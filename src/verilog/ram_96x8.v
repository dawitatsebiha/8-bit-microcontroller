==> flow/design.v <==
module rw_96x8_sync (
    input clk,
    input write,
    input [6:0] address,
    input [7:0] data_in,
    output [7:0] data_out
);
    reg [7:0] RAM [0:95];
    integer i;
    initial begin
        RAM[0] = 8'h33;
        RAM[1] = 8'h22;
        for (i = 2; i < 96; i = i + 1) begin
            RAM[i] = 8'h00;
        end
    end
    assign data_out = RAM[address];
    always @(posedge clk) begin
        if (write) begin
            RAM[address] <= data_in;
        end
    end
endmodule
-- Tool chain data of rw_96x8_sync
What the tools print for rw_96x8_sync, step after step.
Lines are those of the file above, counted from 1.
Library cell names are shortened.
Not given: -
- design top: rw_96x8_sync
- clock port: clk
- library: sky130hd
- timing corner: tt_025C_1v80

-- Word-level counts
Source: Yosys, flattened and elaborated, memories not mapped. Widths are those after wreduce; folded enables and synchronous resets count as part of the registers. Registers that Yosys merges into a memory's read port (data or address) are not register bits. Print and check cells do not count. Equal cells are merged and count once.
Memory sizes are those after Yosys's memory passes, which may raise the word count (mostly to a power of two), join words into wider ones and drop unused or constant bits.
- noted bits in registers: 0
- RAM bits at 768
- memory cells: 1
- noted input port bits: 17
- noted word-level cells: 4
- muxes and demuxes at 3
- memory list (name ; depth ; width ; read ports ; write ports ; line ; text):
    RAM ; 96 ; 8 ; 1 ; 1 ; 8 ; reg [7:0] RAM [0:95];
- operators with widths (operator ; count):
    2-to-1 mux 8 bit ; 1
    2-to-1 mux 7 bit ; 1
    2-to-1 mux 1 bit ; 1

-- Depth
Depth = most cells in a row (Yosys ltp): at word level without a register or memory, in the mapped netlist without a sequential cell, where the memories' decode and read muxes count.
- depth in word-level cells at 1
- noted ABC_AREA: 1
- depth in mapped cells at 15
- noted gate-level depth less buffers: 11

-- Mapped cells and area
The flow's flattened synthesis, as Yosys stat reports it; memories are mapped. The netlist is that of the ABC_AREA named above (0 if unset); the other value can give another one.
- cell types (cell ; count):
    edfxtp_1 ; 768
    nand2_1 ; 1125
    nor2_1 ; 405
    inv_1 ; 282
    nand3_1 ; 181
    or2_1 ; 64
    or2_2 ; 53
    buf_2 ; 49
    o211ai_1 ; 28
    o21ai_0 ; 40
    buf_4 ; 25
    buf_6 ; 16
    clkbuf_1 ; 39
    o21ai_1 ; 17
    or2_0 ; 8
    buf_1 ; 13
    a21oi_1 ; 5
    nor2_2 ; 4
Not listed: further types 3, cells in them 7.
- standard cells after synthesis at 3129
- noted mapped area: 32934.1 µm²
- sequential area: 23062.1 µm²
- flip-flop cells at 768
- buffers at 142

-- Worst setup path after synthesis
OpenSTA on the mapped netlist: ideal clock, no wires. The path of least setup slack (recovery checks aside). Input and output delay are each 20% of the period. Register names are those of the netlist, which keeps one name where synthesis merged equal registers.
- path kind: input-to-output
- start: input address[0]
- end: output data_out[5]
- period: 4.81 ns
- noted external output delay: 0.962 ns
- noted arrival: 2.157 ns
- required time: 3.848 ns
- slack at 1.691 ns
- noted delay of the path: 1.195 ns
- stages on the path: 14
- path buffers at 4
- noted synthesis period reached: 3.119 ns
"delay of the path" is the arrival time less input delay plus setup time.
A path that ends at an output port has no setup time.
"stages on the path": output pins that drive a net of the path, with the launching flip-flop's if there is one; two outputs of one cell count as two.
"synthesis period reached" is the clock period less the worst setup slack; recovery checks do not enter. This is arithmetic on one report: input and output delays are still those of the set period (20% each).
Between the ends stands the longest chain of elaborated cells between them, by number of cells; it is not shown to be the way that was timed. Of several equally long chains one is given.
A line is the first line of the expression or statement that the cell stems from. Yosys adds cells for indexed reads and writes and turns some case tables into memories.
A memory read counts as a cell of the chain, while the word-level depth stops at memories.
- cell sequence: buf_4 > inv_2 > buf_6 > buf_6 > buf_6 > nand2_1 > nand3_1 > nand2_1 > nor2_1 > nor2_1 > nor2_1 > nand2_1 > nand2_1 > nand3_1
- length of the longest elaborated chain at 1
- RTL lines, path after synthesis (item ; line ; text):
    start: declaration ; 4 ; input [6:0] address,
    memory read (96 x 8 bit) ; 8 ; reg [7:0] RAM [0:95];
    end: declaration ; 6 ; output [7:0] data_out

-- Path in the finished layout
From the final timing report of run 1: the path of least setup slack in the routed layout; clock arrival at registers is part of the times.
- path kind: input-to-output
- start: input address[5]
- end: output data_out[6]
- period: 5.02 ns
- noted external output delay: 1.00 ns
- noted arrival: 3.50 ns
- required time: 4.02 ns
- slack at 0.52 ns
- stages on the path: 9
- path buffers at 2
Between the ends stands the longest chain of elaborated cells between them, by number of cells; it is not shown to be the way that was timed. Of several equally long chains one is given.
A memory read counts as a cell of the chain, while the word-level depth stops at memories.
- cell sequence: clkdlybuf4s50_1 > nor2_4 > inv_1 > nor2_1 > o21ai_2 > nand3_2 > nor2_1 > nand3_2 > clkdlybuf4s50_1
- length of the longest elaborated chain at 1
- RTL lines, path post-layout (item ; line ; text):
    start: declaration ; 4 ; input [6:0] address,
    memory read (96 x 8 bit) ; 8 ; reg [7:0] RAM [0:95];
    end: declaration ; 6 ; output [7:0] data_out

Flow measurements of rw_96x8_sync on sky130hd: 2 stored runs with different settings, listed in no order. Input and output delays are each 20% of the period that was set; the output load is 0.01 pF.
"reached clock period": clock period set for the run, less the worst setup slack. It is reckoned from that one timing run; input and output delays stay at 20% of the period that was set.

Run 1
Settings were period_ns = 5.02; CORE_UTILIZATION = 28; SETUP_SLACK_MARGIN = 0.61; PLACE_DENSITY_LB_ADDON = 0.13; CELL_PAD_IN_SITES_GLOBAL_PLACEMENT = 2; CELL_PAD_IN_SITES_DETAIL_PLACEMENT = 2; ABC_AREA = 1; GPL_TIMING_DRIVEN = 1; GPL_ROUTABILITY_DRIVEN = 0; CTS_CLUSTER_DIAMETER = 194; CAP_MARGIN = 30; SLEW_MARGIN = 15; MIN_ROUTING_LAYER = met2; CORE_MARGIN = 2
- utilization after layout at 33.5 %
- noted the reached clock period: 4.501 ns
- area inside the die boundary: 120381.0 µm²
- noted the mapped cell area after synthesis: 32934.1 µm²
- setup slack of the critical path: 0.519 ns
- standard-cell area of the final layout at 39019.9 µm²

Run 2
Settings were period_ns = 3.51; CORE_UTILIZATION = 56; SETUP_SLACK_MARGIN = 0.99; PLACE_DENSITY = 0.77; CORE_MARGIN = 3; CELL_PAD_IN_SITES_GLOBAL_PLACEMENT = 2; CELL_PAD_IN_SITES_DETAIL_PLACEMENT = 0; TNS_END_PERCENT = 35; ABC_AREA = 0; SLEW_MARGIN = 10; MAX_ROUTING_LAYER = met5; CAP_MARGIN = 20
- utilization after layout at 71.3 %
- noted the reached clock period: 3.585 ns
- area inside the die boundary: 56356.4 µm²
- noted the mapped cell area after synthesis: 29985.0 µm²
- setup slack of the critical path: -0.075 ns
- standard-cell area of the final layout at 37634.8 µm²
